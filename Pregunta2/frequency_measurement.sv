==> flow/design.v <==
module bit_multiplier (
    input  logic A,
    input  logic B,
    input  logic Cin,    
    output logic P,      
    output logic Cout    
);
    assign P = A & B;
    assign Cout = P & Cin;
endmodule
module bit_subtractor(
    input  logic A,       
    input  logic B,       
    input  logic Bin,     
    output logic D,       
    output logic Bout     
);
    assign D    = A ^ B ^ Bin;            
    assign Bout = (~A & B) | (Bin & ~(A ^ B));   
endmodule
module ALU #(parameter n = 4)( 
				input logic [3:0] op,
				input logic [n-1: 0] num1, num2,
				output logic [n-1:0] result,
				output logic Z, N, V, C,
				output logic [6:0] seg);
	logic [2*n-1:0] mult_result;
	logic [n-1:0] sum_result, rest_result, div_result, mod_result;
	logic [n-1:0] and_result, or_result, xor_result, sleft_result, sright_result;
	logic V_resta;
	    nbit_adder #(
        .N(n)
    ) SUM_INST (
        .A   (num1),
        .B   (num2),
        .Cin (1'b0),
        .Sum (sum_result),
        .Cout(carry_sum)
    );
	logic borrow_final;   
	nbit_subtractor #(.n(n)) u_nbit_sub(
		 .A(num1),           
		 .B(num2),           
		 .D(rest_result),    
		 .Bout(borrow_final),  
		 .V(V_resta)
	);
	nbit_multiplier #(
		 .N(n)                    
	) MULT_INST (
		 .A(num1),                
		 .B(num2),                
		 .Product(mult_result)    
	);
	assign div_result = num2 != 0 ? num1 / num2 : {n{1'b0}};
	assign mod_result = num2 != 0 ? num1 % num2 : {n{1'b0}};
	assign and_result = num1 & num2;
   assign or_result = num1 | num2;
   assign xor_result = num1 ^ num2;
   assign sleft_result = num1 << num2[$clog2(n)-1:0];   
   assign sright_result = num1 >> num2[$clog2(n)-1:0];
    always_comb begin
        case(op)
            4'b0000: result = sum_result;       		 
            4'b0001: result = rest_result;      		 
            4'b0010: result = and_result;       		 
            4'b0011: result = or_result;        		 
            4'b0100: result = xor_result;       		 
            4'b0101: result = sleft_result;     		 
            4'b0110: result = sright_result;    		 
            4'b0111: result = mult_result[n-1:0];   	 
            4'b1000: result = div_result;					 
            4'b1001: result = mod_result;       		 
            default: result = {n{1'b0}};
        endcase
    end
	BinTo7Seg display_unidades (
			.bin(result), 
			.seg(seg));
    always_comb begin
			logic signed [4:0] real_result;
			real_result = {1'b0, num1} - {1'b0, num2};  
			if ((op == 4'b0001) && (real_result < -7 || real_result > 7))
				 V = 1;
			else
				 V = 0;
        Z = (result == 0);
        if (op == 4'b0001)
            N = result[n-1];
        else
            N = 0;
        case(op)
            4'b0000: C = carry_sum;
            4'b0001: C = borrow_final;
            4'b0101: C = num1[n-1];
            4'b0110: C = num1[0];
            4'b0111: C = |mult_result[2*n-1:n];
            4'b1000: C = (num2 != 0) ? (num1 % num2 != 0) : 0;
            default: C = 0;                                
        endcase
    end
endmodule
module BinTo7Seg (
    input logic [3:0] bin,     
    output logic [6:0] seg     
);
    always_comb begin
        case (bin)
            4'b0000: seg = 7'b1000000;  
            4'b0001: seg = 7'b1111001;  
            4'b0010: seg = 7'b0100100;  
            4'b0011: seg = 7'b0110000;  
            4'b0100: seg = 7'b0011001;  
            4'b0101: seg = 7'b0010010;  
            4'b0110: seg = 7'b0000010;  
            4'b0111: seg = 7'b1111000;  
            4'b1000: seg = 7'b0000000;  
            4'b1001: seg = 7'b0010000;  
            4'b1010: seg = 7'b0001000;  
            4'b1011: seg = 7'b0000011;  
            4'b1100: seg = 7'b1000110;  
            4'b1101: seg = 7'b0100001;  
            4'b1110: seg = 7'b0000110;  
            4'b1111: seg = 7'b0001110;  
            default: seg = 7'b1111111;  
        endcase
    end
endmodule
module full_adder_1bit(
    input  logic A,      
    input  logic B,      
    input  logic Cin,    
    output logic Sum,    
    output logic Cout    
);
    assign Sum  = A ^ B ^ Cin;
    assign Cout = (A & B) | (Cin & (A ^ B));
endmodule
module nbit_adder #(
    parameter N = 4    
)(
    input  logic [N-1:0] A, B,    
    input  logic Cin,             
    output logic [N-1:0] Sum,     
    output logic Cout             
);
    logic [N:0] carry;
    assign carry[0] = Cin;  
    genvar i;
    generate
        for (i = 0; i < N; i++) begin : adder_loop
            full_adder_1bit FA_inst (
                .A   (A[i]),
                .B   (B[i]),
                .Cin (carry[i]),
                .Sum (Sum[i]),
                .Cout(carry[i+1])
            );
        end
    endgenerate
    assign Cout = carry[N];
endmodule
module nbit_multiplier #(
    parameter N = 4
)(
    input  logic [N-1:0] A,
    input  logic [N-1:0] B,
    output logic [2*N-1:0] Product
);
    logic [N-1:0][N-1:0] pp;
    logic [N:0][N-1:0] carry_matrix;
    genvar i, j;
    generate
        for (i = 0; i < N; i = i + 1) begin : ROWS
            for (j = 0; j < N; j = j + 1) begin : COLS
                logic P_bit, Cout_bit;
                bit_multiplier u_bit_mul (
                    .A(A[j]),
                    .B(B[i]),
                    .Cin(carry_matrix[i][j]),
                    .P(P_bit),
                    .Cout(Cout_bit)
                );
                assign pp[i][j] = P_bit;
                if (j < N-1)
                    assign carry_matrix[i][j+1] = Cout_bit;
            end
        end
    endgenerate
    integer k;
    always_comb begin
        Product = 0;
        for (k = 0; k < N; k = k + 1)
            Product = Product + ({{N{1'b0}}, pp[k]} << k);
    end
endmodule
module nbit_subtractor #(parameter n = 4)(
    input  logic [n-1:0] A,        
    input  logic [n-1:0] B,        
    output logic [n-1:0] D,        
    output logic Bout,              
	 output logic V
);
    logic [n:0] borrow;            
    assign borrow[0] = 1'b0;       
    genvar i;
    generate
        for (i = 0; i < n; i = i + 1) begin : SUB_BITS
            bit_subtractor u_bit_sub(
                .A(A[i]),
                .B(B[i]),
                .Bin(borrow[i]),
                .D(D[i]),
                .Bout(borrow[i+1])
            );
        end
    endgenerate
    assign Bout = borrow[n];        
endmodule
module frequency_measurement #(
    parameter n = 2   
)(
    input logic clk,                 
    input logic reset,               
    input logic [n-1:0] a, b,    
    input logic [3:0] opcode,        
    output logic [n-1:0] result, 
    output logic N, Z, C, V          
);
    logic [n-1:0] reg_a, reg_b;
    logic [n-1:0] alu_result;
    logic alu_N, alu_Z, alu_C, alu_V;
    register #(.n(n)) reg_a_inst (
        .clk(clk),
        .reset(reset),
        .d(a),
        .q(reg_a)
    );
    register #(.n(n)) reg_b_inst (
        .clk(clk),
        .reset(reset),
        .d(b),
        .q(reg_b)
    );
    ALU #(
        .n(n)
    ) alu_instance (
        .num1(reg_a),
        .num2(reg_b),
        .op(opcode),
        .result(alu_result),
        .N(alu_N),
        .Z(alu_Z),
        .C(alu_C),
        .V(alu_V)
    );
    register #(.n(n)) reg_out_inst (
        .clk(clk),
        .reset(reset),
        .d(alu_result),
        .q(result)
    );
    register #(.n(1)) reg_N_inst (
        .clk(clk),
        .reset(reset),
        .d(alu_N),
        .q(N)
    );
    register #(.n(1)) reg_Z_inst (
        .clk(clk),
        .reset(reset),
        .d(alu_Z),
        .q(Z)
    );
    register #(.n(1)) reg_C_inst (
        .clk(clk),
        .reset(reset),
        .d(alu_C),
        .q(C)
    );
    register #(.n(1)) reg_V_inst (
        .clk(clk),
        .reset(reset),
        .d(alu_V),
        .q(V)
    );
endmodule
module register #(
    parameter n = 4     
)(
    input logic clk,        
    input logic reset,      
    input logic [n-1:0] d,  
    output logic [n-1:0] q   
);
    always_ff @(posedge clk or posedge reset) begin
        if (reset)
            q <= {n{1'b0}};   
        else
            q <= d;               
    end
endmodule
# From RTL to reports: frequency_measurement
# What the tools print for frequency_measurement, step after step.
# Lines are those of the file above, counted from 1.
# The mark n/a stands for no value.
[design]
top = "frequency_measurement"
clk_port = "clk"
library = "sky130hd"
lib_corner = "tt_025C_1v80"

# Word level
# Source: Yosys, flattened and elaborated, memories not mapped. Widths are those after wreduce; folded enables and synchronous resets count as part of the registers. Registers that Yosys merges into a memory's read port (data or address) are not register bits. Print and check cells do not count.
[bits]
ff_bits = 10
[classes]
n_addsub = 2
div_mod_pow = 3
compare = 2
n_eq = 9
shifts = 2
n_mux = 7
n_logic = 20
reduce_and_logical = 7
[op_table]
columns = ["op", "n"]
rows = [
  ["2-bit by 2-bit remainder unit with 32-bit output", 1],
  ["32-bit nonzero test", 1],
  ["2-bit parallel mux with 10-bit select", 1],
  ["4-bit by 3-bit equality test with 1-bit output with constant B", 4],
  ["1-bit bitwise AND", 8],
  ["4-bit by 2-bit equality test with 1-bit output with constant B", 2],
  ["4-bit equality test with constant B", 2],
  ["1-bit parallel mux with 6-bit select", 1],
  ["5-bit by 4-bit greater-than comparator with 1-bit output with constant B", 1],
  ["5-bit by 4-bit < comparator with 1-bit output with constant B", 1],
  ["1-bit XOR", 4],
  ["2-bit by 2-bit divider with 2-bit output", 1],
  ["2-bit by 2-bit remainder unit with 2-bit output", 1],
  ["2-bit by 3-bit adder with 4-bit output", 1],
  ["4-bit by 1-bit equality test with 1-bit output with constant B", 1],
  ["4-bit logical NOT", 1],
  ["2-bit two-way mux", 2],
  ["1-bit NOT", 3],
  ["2-bit by 2-bit subtractor with 3-bit output", 1],
  ["1-bit two-way mux", 3],
  ["1-bit OR", 2],
  ["2-bit by 1-bit << shifter with 2-bit output", 1],
  ["2-bit by 1-bit >> shifter with 2-bit output", 1],
  ["2-bit bitwise AND", 1],
  ["2-bit OR", 1],
  ["2-bit XOR", 1],
  ["2-bit logical NOT", 1],
  ["2-bit nonzero test", 1],
]
# Not listed: further kinds 3, cells in them 3.

# Longest topological paths
# Longest topological path by Yosys (ltp), each cell counted once; first at word level (registers and memories cut), then after technology mapping (sequential cells cut; the memories' decode and read muxes count).
[depth]
word_depth = 5
ABC_AREA = 0
ltp_mapped = 99
depth_no_buf = 91

# Netlist
# Yosys stat after the flow's synthesis: flattened, memories mapped to cells. It holds for the ABC_AREA given above (unset counts as 0); a run with the other value may have another netlist.
[types]
columns = ["type", "n"]
rows = [
  ["sky130_fd_sc_hd__nor2_1", 127],
  ["sky130_fd_sc_hd__a21oi_1", 84],
  ["sky130_fd_sc_hd__o21ai_0", 74],
  ["sky130_fd_sc_hd__ha_1", 29],
  ["sky130_fd_sc_hd__xnor2_1", 41],
  ["sky130_fd_sc_hd__nand2_1", 94],
  ["sky130_fd_sc_hd__nand3_1", 57],
  ["sky130_fd_sc_hd__dfrtp_1", 10],
  ["sky130_fd_sc_hd__nor3_1", 50],
  ["sky130_fd_sc_hd__o211ai_1", 23],
  ["sky130_fd_sc_hd__o21a_1", 21],
  ["sky130_fd_sc_hd__a31oi_1", 25],
  ["sky130_fd_sc_hd__or2_2", 25],
  ["sky130_fd_sc_hd__and3_1", 24],
  ["sky130_fd_sc_hd__nor4_1", 22],
  ["sky130_fd_sc_hd__xor2_1", 15],
  ["sky130_fd_sc_hd__a211oi_1", 17],
  ["sky130_fd_sc_hd__and2_1", 20],
]
# Not listed: further types 96, cells in them 429.
[mapped]
mapped_cells = 1187
area_um2 = 7900.1
seqArea_um2 = 250.2
flip_flops = 10
# By module: a second synthesis without flattening, with its own total; a netlist apart from the flattened one above.
[hier_totals]
hier_cells = 1216
hier_area_um2 = 8500.7
# Rows give one instance, submodules left out.
[by_module]
columns = ["module", "instances", "n_cells", "area_um2", "mod_seq_area_um2"]
rows = [
  ["ALU #(n=2)", 1, 1140, 7753.7, 0.0],
  ["BinTo7Seg", 1, 35, 270.3, 0.0],
  ["register #(n=2)", 3, 3, 53.8, 50.0],
  ["register #(n=1)", 4, 2, 28.8, 25.0],
  ["bit_subtractor", 2, 4, 31.3, 0.0],
  ["bit_multiplier", 4, 2, 12.5, 0.0],
  ["full_adder_1bit", 2, 1, 20.0, 0.0],
  ["nbit_multiplier #(N=2)", 1, 4, 36.3, 0.0],
  ["nbit_subtractor #(n=2)", 1, 2, 11.3, 0.0],
  ["nbit_adder #(N=2)", 1, 0, 0.0, 0.0],
  ["frequency_measurement", 1, 0, 0.0, 0.0],
]

# Timing after synthesis
# OpenSTA on the mapped netlist: ideal clock, no wires. The path of least setup slack (recovery checks aside). Input and output delay are each 20% of the period. Register names are those of the netlist, which keeps one name where synthesis merged equal registers.
[synth_timing]
kind = "reg-to-reg"
startpoint = "register reg_b_inst.q[0]"
endpoint = "register reg_C_inst.q"
tclk_ps = 31200
launch_ps = 0
t_arrival_ps = 20883
t_required_ps = 31071
setup_slack_ps = 10188
path_delay_ps = 21012
path_stages = 97
path_buffers = 10
period_less_setup_slack_ps = 21012
# "path_delay_ps" is the arrival time less input delay plus setup time.
# "path_stages" counts driving pins, that of a launching flip-flop among them; a cell with two outputs on the path counts twice.
# "period_less_setup_slack_ps" = period - worst setup slack (recovery checks aside). The figure is calculated, with input and output delays left at 20% of the set period.
# The rows between start and end are the longest chain of elaborated cells between them; the timing report does not say that the signal goes this way. Where chains are equally long, one stands for them.
# A line is the first line of the expression or statement that the cell stems from. Yosys adds cells for indexed reads and writes and turns some case tables into memories.
[synth_between]
cell_sequence = "sky130_fd_sc_hd__dfrtp_1 > sky130_fd_sc_hd__buf_2 > sky130_fd_sc_hd__inv_1 > sky130_fd_sc_hd__clkbuf_1 > sky130_fd_sc_hd__clkbuf_1 > sky130_fd_sc_hd__ha_1 > sky130_fd_sc_hd__buf_6 > sky130_fd_sc_hd__inv_1 > sky130_fd_sc_hd__nor2_1 > sky130_fd_sc_hd__ha_1 > sky130_fd_sc_hd__or2_2 > sky130_fd_sc_hd__a21oi_1 > sky130_fd_sc_hd__nor2_1 > sky130_fd_sc_hd__ha_1 > sky130_fd_sc_hd__or4_4 > sky130_fd_sc_hd__nand2_1 > sky130_fd_sc_hd__inv_1 > sky130_fd_sc_hd__ha_1 > [... 61 more ...] > sky130_fd_sc_hd__o21ai_0 > sky130_fd_sc_hd__nand2b_1 > sky130_fd_sc_hd__nor2_1 > sky130_fd_sc_hd__o2111ai_1 > sky130_fd_sc_hd__or4_1 > sky130_fd_sc_hd__and2_1 > sky130_fd_sc_hd__clkbuf_1 > sky130_fd_sc_hd__nor3_1 > sky130_fd_sc_hd__a21oi_1 > sky130_fd_sc_hd__a221o_1 > sky130_fd_sc_hd__or3b_1 > sky130_fd_sc_hd__clkbuf_1 > sky130_fd_sc_hd__o41a_1 > sky130_fd_sc_hd__or4b_4 > sky130_fd_sc_hd__or4_1 > sky130_fd_sc_hd__mux2_2 > sky130_fd_sc_hd__o22ai_2 > sky130_fd_sc_hd__a21oi_1"
elab_chain_cells = 4
cone_cells = 14
classes_between = "add/sub: 1; div: 1; mux: 2; logic: 7; reduce/logical: 3"
[synth_lines]
columns = ["item", "line", "text"]
rows = [
  ["from (decl)", 294, "output logic [n-1:0] q"],
  ["from (assign)", 298, "q <= {n{1'b0}};"],
  ["from (assign)", 300, "q <= d;"],
  ["2-bit by 2-bit remainder unit with 32-bit output", 98, "4'b1000: C = (num2 != 0) ? (num1 % num2 != 0) : 0;"],
  ["32-bit nonzero test", 98, ""],
  ["1-bit two-way mux", 98, ""],
  ["1-bit parallel mux with 6-bit select", 92, "case(op)"],
  ["to (assign)", 298, ""],
  ["to (assign)", 300, ""],
  ["to (decl)", 294, ""],
]

# Path in the finished layout
# From the final timing report of stored run 1: the path of least setup slack in the routed layout; clock arrival at registers is part of the times.
# The report prints the path's times to 10 ps; the period is as set.
[layout_timing]
kind = "reg-to-reg"
startpoint = "register reg_b_inst.q[0]"
endpoint = "register reg_C_inst.q"
tclk_ps = 42900
launch_ps = 240
t_arrival_ps = 25200
t_required_ps = 43010
setup_slack_ps = 17810
path_stages = 91
path_buffers = 1
# The rows between start and end are the longest chain of elaborated cells between them; the timing report does not say that the signal goes this way. Where chains are equally long, one stands for them.
[layout_between]
cell_sequence = "sky130_fd_sc_hd__dfrtp_1 > sky130_fd_sc_hd__buf_4 > sky130_fd_sc_hd__inv_1 > sky130_fd_sc_hd__ha_2 > sky130_fd_sc_hd__inv_1 > sky130_fd_sc_hd__nor2_1 > sky130_fd_sc_hd__ha_1 > sky130_fd_sc_hd__or2_2 > sky130_fd_sc_hd__a21oi_1 > sky130_fd_sc_hd__nor2_1 > sky130_fd_sc_hd__ha_1 > sky130_fd_sc_hd__or4_4 > sky130_fd_sc_hd__nand2_1 > sky130_fd_sc_hd__inv_1 > sky130_fd_sc_hd__ha_1 > sky130_fd_sc_hd__or2_2 > sky130_fd_sc_hd__nor2_1 > sky130_fd_sc_hd__nand2_2 > [... 55 more ...] > sky130_fd_sc_hd__or2_1 > sky130_fd_sc_hd__a21oi_1 > sky130_fd_sc_hd__nand4_1 > sky130_fd_sc_hd__nor2_1 > sky130_fd_sc_hd__nor2_1 > sky130_fd_sc_hd__ha_1 > sky130_fd_sc_hd__a21oi_1 > sky130_fd_sc_hd__o311ai_1 > sky130_fd_sc_hd__nor2_1 > sky130_fd_sc_hd__nand3_1 > sky130_fd_sc_hd__mux2_2 > sky130_fd_sc_hd__inv_1 > sky130_fd_sc_hd__fa_1 > sky130_fd_sc_hd__inv_1 > sky130_fd_sc_hd__or3_1 > sky130_fd_sc_hd__maj3_1 > sky130_fd_sc_hd__nor4b_1 > sky130_fd_sc_hd__a21oi_1"
elab_chain_cells = 4
cone_cells = 14
classes_between = "add/sub: 1; div: 1; mux: 2; logic: 7; reduce/logical: 3"
[layout_lines]
columns = ["item", "line", "text"]
rows = [
  ["from (decl)", 294, "output logic [n-1:0] q"],
  ["from (assign)", 298, "q <= {n{1'b0}};"],
  ["from (assign)", 300, "q <= d;"],
  ["2-bit by 2-bit remainder unit with 32-bit output", 98, "4'b1000: C = (num2 != 0) ? (num1 % num2 != 0) : 0;"],
  ["32-bit nonzero test", 98, ""],
  ["1-bit two-way mux", 98, ""],
  ["1-bit parallel mux with 6-bit select", 92, "case(op)"],
  ["to (assign)", 298, ""],
  ["to (assign)", 300, ""],
  ["to (decl)", 294, ""],
]

# Design frequency_measurement on sky130hd. What follows are 2 stored runs of the flow, each under its own settings; their order means nothing. The constraints put input and output delay at 20% of the set period each and load the outputs with 0.01 pF.
# "achievedPeriod_ps" = clock period - worst setup slack. The figure is calculated, with input and output delays left at 20% of the set period.
# By "worstPathTime_ps" is meant the share of the clock period that the worst setup path is allowed (20% is reserved at inputs, 20% at outputs), minus its slack. Clock arrival times at its registers enter into it.
# By "final_power_w" is meant OpenSTA's value without simulated activity: inputs other than the clock are taken to toggle once in ten clock periods, and the tool carries that through the logic.
# "worstPathTime_ps" is known to 10 ps.

[[run]]
name = "stored run 1"
[run.settings]
period_ns = 42.9
CORE_UTILIZATION = 50
SETUP_SLACK_MARGIN = 5.0
CORE_ASPECT_RATIO = 0.75
ABC_AREA = 0
GPL_ROUTABILITY_DRIVEN = 1
CTS_CLUSTER_DIAMETER = 199
CAP_MARGIN = 0
MIN_ROUTING_LAYER = "met1"
CORE_MARGIN = 2
SLEW_MARGIN = 20
[run.results]
yosys.chip_area_um2 = 7900.1
final_util_frac = 0.54
total_die_area_um2 = 16832.5
achievedPeriod_ps = 25085
finish.stdcell_area_um2 = 8279.2
worstPathTime_ps = 25090
timing.worst_path_kind = "reg-to-reg"
ws_hold_ps = 990
worst_setup_slack_ps = 17815
final_setup_tns_ps = 0
final_power_w = 0.0003597

[[run]]
name = "stored run 2"
[run.settings]
period_ns = 40.5
CORE_UTILIZATION = 63
PLACE_DENSITY_LB_ADDON = 0.19
CORE_ASPECT_RATIO = 1.04
CORE_MARGIN = 8
TNS_END_PERCENT = 20
GPL_TIMING_DRIVEN = 1
GPL_ROUTABILITY_DRIVEN = 0
CTS_CLUSTER_DIAMETER = 175
CAP_MARGIN = 20
SLEW_MARGIN = 20
[run.results]
achievedPeriod_ps = 24351
final_setup_tns_ps = 0
worstPathTime_ps = 24350
timing.worst_path_kind = "reg-to-reg"
finish.stdcell_area_um2 = 8202.9
worst_setup_slack_ps = 16149
final_power_w = 0.0003753
final_util_frac = 0.672
ws_hold_ps = 1011
total_die_area_um2 = 16379.8
yosys.chip_area_um2 = 7900.1
